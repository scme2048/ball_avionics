==> flow/design.v <==
module memory_controller( CLK_48MHZ,RESET,SDRAM_STATUS,READ_CMD, GEIG_DATA, MAG_DATA, BA_READ,COL_READ, ROW_READ, 
BA_WRITE, COL_WRITE, ROW_WRITE
,NEXT_READ,NEXT_WRITE,DATA_OUT,BA_OUT,COL_OUT,ROW_OUT,CMD_OUT);
input CLK_48MHZ,RESET,SDRAM_STATUS, READ_CMD;
input [79:0] GEIG_DATA;
input [79:0] MAG_DATA;
input [1:0] BA_READ;
input [8:0] COL_READ;
input [12:0] ROW_READ;
input [1:0] BA_WRITE;
input [8:0] COL_WRITE;
input [12:0] ROW_WRITE;
output NEXT_READ, NEXT_WRITE;
output [15:0] DATA_OUT;
output [1:0] BA_OUT;
output [8:0] COL_OUT;
output [12:0] ROW_OUT;
output [1:0] CMD_OUT;
reg [79:0] geig_prev;
reg [79:0] geig_buffer;
parameter new_geig_cmd =2'b01;
parameter num_geig_cycles = 5;
reg [79:0] mag_prev;
reg [79:0] mag_buffer;
parameter new_mag_cmd =2'b10;
parameter num_mag_cycles = 5;
reg [79:0] data_buffer;
reg read_prev;
parameter new_read_cmd = 2'b11;
reg [23:0] read_address;
reg [23:0] write_address;
reg [7:0] schedule;
reg [2:0] num_cycles;
reg [2:0] write_count;
reg busy_hold;
reg next_write;
reg next_read;
reg [1:0] ba_out;
reg [12:0] row_out;
reg [8:0] col_out;
reg [15:0] data_out;
reg [1:0] cmd_out;
assign NEXT_WRITE = next_write;
assign NEXT_READ = next_read;
assign CMD_OUT = cmd_out;
assign BA_OUT = ba_out;
assign ROW_OUT = row_out;
assign COL_OUT = col_out;
assign DATA_OUT = data_out;
always @(posedge CLK_48MHZ or negedge RESET)
begin
if (RESET==1'b0) begin
    schedule = 8'b00000000;
    busy_hold = 1'b0;
    write_count=4'b0000;
    next_write<=0;
    next_read<=0;
    cmd_out<=2'b00;
    num_cycles=0;
    ba_out<=0;
    row_out<=0;
    col_out<=0;
    data_out<=0;
    write_address=0;
    read_address=0;
    mag_prev=80'b0;
    geig_prev=80'b0;
end else begin
write_address = {BA_WRITE,COL_WRITE,ROW_WRITE};
read_address = {BA_READ,COL_READ,ROW_READ};
if ((schedule[1:0] ==2'b00) && (RESET==1'b1)) begin
    schedule=schedule>>2;
end
if ((geig_prev!=GEIG_DATA) && (RESET==1'b1)) begin
    geig_buffer[79:0] = GEIG_DATA;
    geig_prev = GEIG_DATA;
    if (schedule[1:0] == 2'b00) begin
        schedule[1:0] = new_geig_cmd;
    end else if (schedule[3:2] ==2'b00) begin
        schedule[3:2] = new_geig_cmd;
    end else if (schedule[5:4] == 2'b00) begin
        schedule[5:4] = new_geig_cmd;
    end else begin
        schedule[7:6] = new_geig_cmd;
    end
end else begin
    geig_prev= GEIG_DATA;
end
if ((mag_prev!=MAG_DATA) && (RESET==1'b1)) begin
    mag_buffer[79:0] = MAG_DATA;
    mag_prev = MAG_DATA;
    if (schedule[1:0] == 2'b00) begin
        schedule[1:0] = new_mag_cmd;
    end else if (schedule[3:2] ==2'b00) begin
        schedule[3:2] = new_mag_cmd;
    end else if (schedule[5:4] == 2'b00) begin
        schedule[5:4] = new_mag_cmd;
    end else begin
        schedule[7:6] = new_mag_cmd;
    end
end else begin
    mag_prev=MAG_DATA;
end
if ((READ_CMD ==1'b1) && (read_prev ==1'b0) && (RESET==1'b1))begin
    read_prev=READ_CMD;
    if (schedule[1:0] == 2'b00) begin
        schedule[1:0] = new_read_cmd;
    end else if (schedule[3:2] ==2'b00) begin
        schedule[3:2] = new_read_cmd;
    end else if (schedule[5:4] == 2'b00) begin
        schedule[5:4] = new_read_cmd;
    end else begin
        schedule[7:6] = new_read_cmd;
    end
end else begin
    read_prev = READ_CMD;
end
if (((schedule[1:0] == new_geig_cmd) || (schedule[1:0] == new_mag_cmd)) && (RESET==1'b1)) begin
    if ((schedule[1:0] == new_geig_cmd) && (write_count==0)) begin
        num_cycles=num_geig_cycles;
        data_buffer[79:0] = geig_buffer;
    end else if ((schedule[1:0] == new_mag_cmd) && (write_count==0)) begin
        num_cycles = num_mag_cycles;
        data_buffer[79:0]=mag_buffer;
    end
    if (write_count<num_cycles) begin
        if ((SDRAM_STATUS==1'b1) && (busy_hold==1)) begin
            cmd_out<=2'b00;
        end
        if ((busy_hold==1'b1)&&(SDRAM_STATUS==1'b0)) begin
            next_write<=1'b1;
            data_buffer = data_buffer >>16;
            busy_hold=1'b0;
            write_count=write_count+1;
        end else if ((SDRAM_STATUS==1'b0) && (busy_hold==0)) begin
            next_write<=1'b0;
            cmd_out<=2'b10;
            ba_out<=BA_WRITE;
            row_out<=ROW_WRITE;
            col_out<=COL_WRITE;
            data_out<=data_buffer[15:0];
            busy_hold=1'b1;
        end
    end else if (write_count==num_cycles) begin
        write_count=0;
        schedule=schedule>>2;
    end
end else if ((schedule[1:0]==new_read_cmd) && (RESET==1'b1)) begin
    if (read_address == write_address) begin 
        schedule=schedule>>2;
    end else begin
        if ((SDRAM_STATUS==1'b1) && (busy_hold==1)) begin
            cmd_out<=2'b00;
        end    
        if ((SDRAM_STATUS==1'b0) && (busy_hold==1)) begin
            next_read<=1'b1;
            busy_hold=0;
            schedule=schedule>>2;
        end else if ((SDRAM_STATUS==1'b0) && (busy_hold==0)) begin
            next_read<=1'b0;
            cmd_out<=2'b01;
            ba_out<=BA_READ;
            row_out<=ROW_READ;
            col_out<=COL_READ;
            busy_hold=1'b1;
        end
    end
end
end  
end
endmodule
# Tool chain data of memory_controller
# Tool output for the design above, in the order of the flow.
# Lines are those of the file above, counted from 1.
# Operators: Yosys type, input widths -> output width; for muxes data width and select width s.
# The mark - stands for no value.
# design
top	memory_controller
clock	CLK_48MHZ
library	sky130hd
corner	tt_025C_1v80

# Elaborated design
# Counts by Yosys on the flattened word-level netlist (proc, flatten, opt, wreduce; memories kept). Register bits leave out memories and registers merged into their read ports (data or address). Print and check cells are left out. Cells with the same type and inputs are merged into one.
# word_totals
word_cells	150
in_bits	212
output_inout_bits	44
regBits	460
# classes
bitwise	6
n_reduce_logical	34
n_eq	10
addsub	1
mux	81
cmp	1
# ops
cell	n
$mux 80	6
$ne 80x80->1	2
$mux 13	8
$mux 8	10
$mux 9	8
$mux 2	29
$eq 24x24->1	1
$logic_not 2->1	10
$mux 6	3
$mux 3	6
$logic_and 1x1->1	12
$mux 4	3
$reduce_and 3->1	3
$reduce_and 4->1	2
$mux 1	8
$not 1->1	6
$reduce_bool 2->1	3
$reduce_and 5->1	1
$ne 2x1->1 const B	2
$eq 2x2->1 const B	2
$add 3x1->3 const B	1
$lt 3x3->1	1
$eq 3x3->1	1
$logic_not 3->1	1
$eq 2x1->1 const B	1
$ne 2x2->1 const B	1
$reduce_and 2->1	1
$logic_or 1x1->1	1

# Depth
# Longest topological path by Yosys (ltp), each cell counted once; first at word level (registers and memories cut), then after technology mapping (sequential cells cut; the memories' decode and read muxes count).
# depth
depth_word	27
ABC_AREA	0
ltp_mapped	25
mapped_depth_nobuf	19

# Mapped cells and area
# The flow's flattened synthesis, as Yosys stat reports it; memories are mapped. The netlist is that of the ABC_AREA named above (0 if unset); the other value can give another one.
# mapped
ffs	458
area_um2	21536.9
buffers	100
stdcells	1680
# types
cell	n	area_total_um2
sky130_fd_sc_hd__edfxtp_1	241	7.24E+03
sky130_fd_sc_hd__dfrtp_1	217	5.43E+03
sky130_fd_sc_hd__xnor2_1	168	1.47E+03
sky130_fd_sc_hd__mux2_2	98	1.1E+03
sky130_fd_sc_hd__o21ai_0	187	935.898
sky130_fd_sc_hd__mux2i_1	75	750.72
sky130_fd_sc_hd__o22a_1	64	560.538
sky130_fd_sc_hd__o21ba_2	48	480.461
sky130_fd_sc_hd__o2bb2ai_1	33	289.027
sky130_fd_sc_hd__nand2_1	76	285.274
sky130_fd_sc_hd__nand4_1	44	275.264
sky130_fd_sc_hd__a211oi_1	33	247.738
sky130_fd_sc_hd__a21o_1	33	247.738
sky130_fd_sc_hd__inv_1	59	221.462
sky130_fd_sc_hd__clkbuf_1	58	217.709
sky130_fd_sc_hd__o21ai_2	22	192.685
sky130_fd_sc_hd__a21oi_1	37	185.178
sky130_fd_sc_hd__and2_1	25	156.4
# Other cell types: 46; their cells: 162.

# Path before layout
# OpenSTA on the mapped netlist: ideal clock, no wires. The path of least setup slack (recovery checks aside). Input and output delay are each 20% of the period. Register names are those of the netlist, which keeps one name where synthesis merged equal registers.
# synth_path
kind	input-to-reg
from	in MAG_DATA[61]
to	reg data_out[10]
period_ns	5.86
setup_time_ns	0.125
input_delay_ns	1.172
path_delay_ns	4.766
t_arrival_ns	5.813
launch_ns	1.172
stages	18
slack_ns	-0.077
required_ns	5.735
period_less_setup_slack_ns	5.937
# "path_delay_ns" is the arrival time less input delay plus setup time.
# "stages" counts driving pins, that of a launching flip-flop among them; a cell with two outputs on the path counts twice.
# "period_less_setup_slack_ns" = period - worst setup slack (recovery checks aside). The figure is calculated, with input and output delays left at 20% of the set period.
# The rows between start and end are the longest chain of elaborated cells between them; the timing report does not say that the signal goes this way. Where chains are equally long, one stands for them.
# Each line given opens the expression or statement behind the cell; cells for indexed reads and writes are added by Yosys, which also makes memories of some case tables.
# synth_between
cell_sequence	sky130_fd_sc_hd__xnor2_1 > sky130_fd_sc_hd__nand4_1 > sky130_fd_sc_hd__nor4_1 > sky130_fd_sc_hd__nand3_1 > sky130_fd_sc_hd__o21ai_1 > sky130_fd_sc_hd__buf_4 > sky130_fd_sc_hd__buf_4 > sky130_fd_sc_hd__buf_2 > sky130_fd_sc_hd__a21o_1 > sky130_fd_sc_hd__and2_1 > sky130_fd_sc_hd__ha_1 > sky130_fd_sc_hd__nand2b_1 > sky130_fd_sc_hd__inv_1 > sky130_fd_sc_hd__and2_4 > sky130_fd_sc_hd__buf_6 > sky130_fd_sc_hd__nand2_2 > sky130_fd_sc_hd__buf_6 > sky130_fd_sc_hd__mux2_2
elab_chain_cells	13
# synth_rtl
element	line	rtl
from (decl)	6	input [79:0] MAG_DATA;
$ne 80x80->1	89	if ((mag_prev!=MAG_DATA) && (RESET==1'b1)) begin
$logic_and 1x1->1	89
$mux 8	89
$logic_not 2->1	106	if (schedule[1:0] == 2'b00) begin
$mux 2	106
$mux 8	104	if ((READ_CMD ==1'b1) && (read_prev ==1'b0) && (RESET==1'b1))begin
$eq 2x2->1	122	end else if ((schedule[1:0] == new_mag_cmd) && (write_count==0)) begin
$logic_and 1x1->1	122
$mux 3	122
$mux 3	119	if ((schedule[1:0] == new_geig_cmd) && (write_count==0)) begin
$mux 3	118	if (((schedule[1:0] == new_geig_cmd) || (schedule[1:0] == new_mag_cmd)) && (RESET==1'b1)) begin
$lt 3x3->1	126	if (write_count<num_cycles) begin
$reduce_and 4->1	-
to (assign)	63	data_out<=0;
to (assign)	141	data_out<=data_buffer[15:0];
to (decl)	41	reg [15:0] data_out;

# Worst path after layout
# From the final timing report of entry A: the path of least setup slack in the routed layout; clock arrival at registers is part of the times.
# layout_path
kind	input-to-reg
from	in GEIG_DATA[31]
to	reg data_buffer[37]
launch_ns	1.46
t_arrival_ns	6.48
input_delay_ns	1.46
period_ns	7.32
required_ns	7.65
slack_ns	1.17
setup_time_ns	0.24
stages	21
# The rows between start and end are the longest chain of elaborated cells between them; the timing report does not say that the signal goes this way. Where chains are equally long, one stands for them.
# A register here has more assigning lines than the two given.
# Ways into the end's enable are left out, as the timed path ends at the data pin.
# layout_between
cell_sequence	sky130_fd_sc_hd__clkdlybuf4s50_1 > sky130_fd_sc_hd__xnor2_1 > sky130_fd_sc_hd__nand4_1 > sky130_fd_sc_hd__nor4_1 > sky130_fd_sc_hd__nand2_1 > sky130_fd_sc_hd__buf_4 > sky130_fd_sc_hd__nor2_1 > sky130_fd_sc_hd__o41ai_1 > sky130_fd_sc_hd__a31oi_1 > sky130_fd_sc_hd__inv_1 > sky130_fd_sc_hd__ha_1 > sky130_fd_sc_hd__and3b_1 > sky130_fd_sc_hd__or3_4 > sky130_fd_sc_hd__ha_1 > sky130_fd_sc_hd__nor2b_1 > sky130_fd_sc_hd__nor2_1 > sky130_fd_sc_hd__o21ai_1 > sky130_fd_sc_hd__nand2_2 > sky130_fd_sc_hd__buf_12 > sky130_fd_sc_hd__o21ai_0 > sky130_fd_sc_hd__o22a_1
elab_chain_cells	16
# layout_rtl
element	line	rtl
from (decl)	5	input [79:0] GEIG_DATA;
$ne 80x80->1	74	if ((geig_prev!=GEIG_DATA) && (RESET==1'b1)) begin
$logic_and 1x1->1	74
$mux 8	74
$logic_not 2->1	92	if (schedule[1:0] == 2'b00) begin
$mux 2	92
$mux 8	89	if ((mag_prev!=MAG_DATA) && (RESET==1'b1)) begin
$logic_not 2->1	106	if (schedule[1:0] == 2'b00) begin
(+2 left out)	-
$eq 2x2->1	122	end else if ((schedule[1:0] == new_mag_cmd) && (write_count==0)) begin
$logic_and 1x1->1	122
$mux 3	122
$mux 3	119	if ((schedule[1:0] == new_geig_cmd) && (write_count==0)) begin
$mux 3	118	if (((schedule[1:0] == new_geig_cmd) || (schedule[1:0] == new_mag_cmd)) && (RESET==1'b1)) begin
$lt 3x3->1	126	if (write_count<num_cycles) begin
$mux 80	126
to (assign)	121	data_buffer[79:0] = geig_buffer;
to (assign)	124	data_buffer[79:0]=mag_buffer;
to (decl)	27	reg [79:0] data_buffer;

# Measured data: module memory_controller, platform sky130hd, 2 stored runs of the flow under differing settings, order arbitrary. Input and output delays are each 20% of the period that was set; the output load is 0.01 pF.
# "timing.worst_path_ns" is the time allowed to the run's worst setup path (the clock period less input and output delay, where it has them) less its slack. Clock arrival times count: a late capture clock shortens it, a late launch clock lengthens it.
# Settings: - = not set for that run.
stored run	period_ns	CORE_UTILIZATION	CAP_MARGIN	CORE_MARGIN	SLEW_MARGIN	SETUP_SLACK_MARGIN	PLACE_DENSITY_LB_ADDON	CORE_ASPECT_RATIO	CELL_PAD_IN_SITES_GLOBAL_PLACEMENT	GPL_TIMING_DRIVEN	GPL_ROUTABILITY_DRIVEN	CTS_CLUSTER_SIZE	ys_area_um2	fin_util_pct	die_um2	timing.worst_path_ns	timing.worst_path_kind	worst_setup_slack_ns	worst_hold_slack_ns
entry A	7.32	55	20	2	20	-	-	-	-	-	-	-	21536.9	68.4	40757.6	4.69	input-to-reg	1.167	0.473
entry B	11.0	21	30	2	0	0.96	0.06	0.7	2	1	0	25	21536.9	26.9	105175.0	6.48	input-to-reg	2.324	0.473
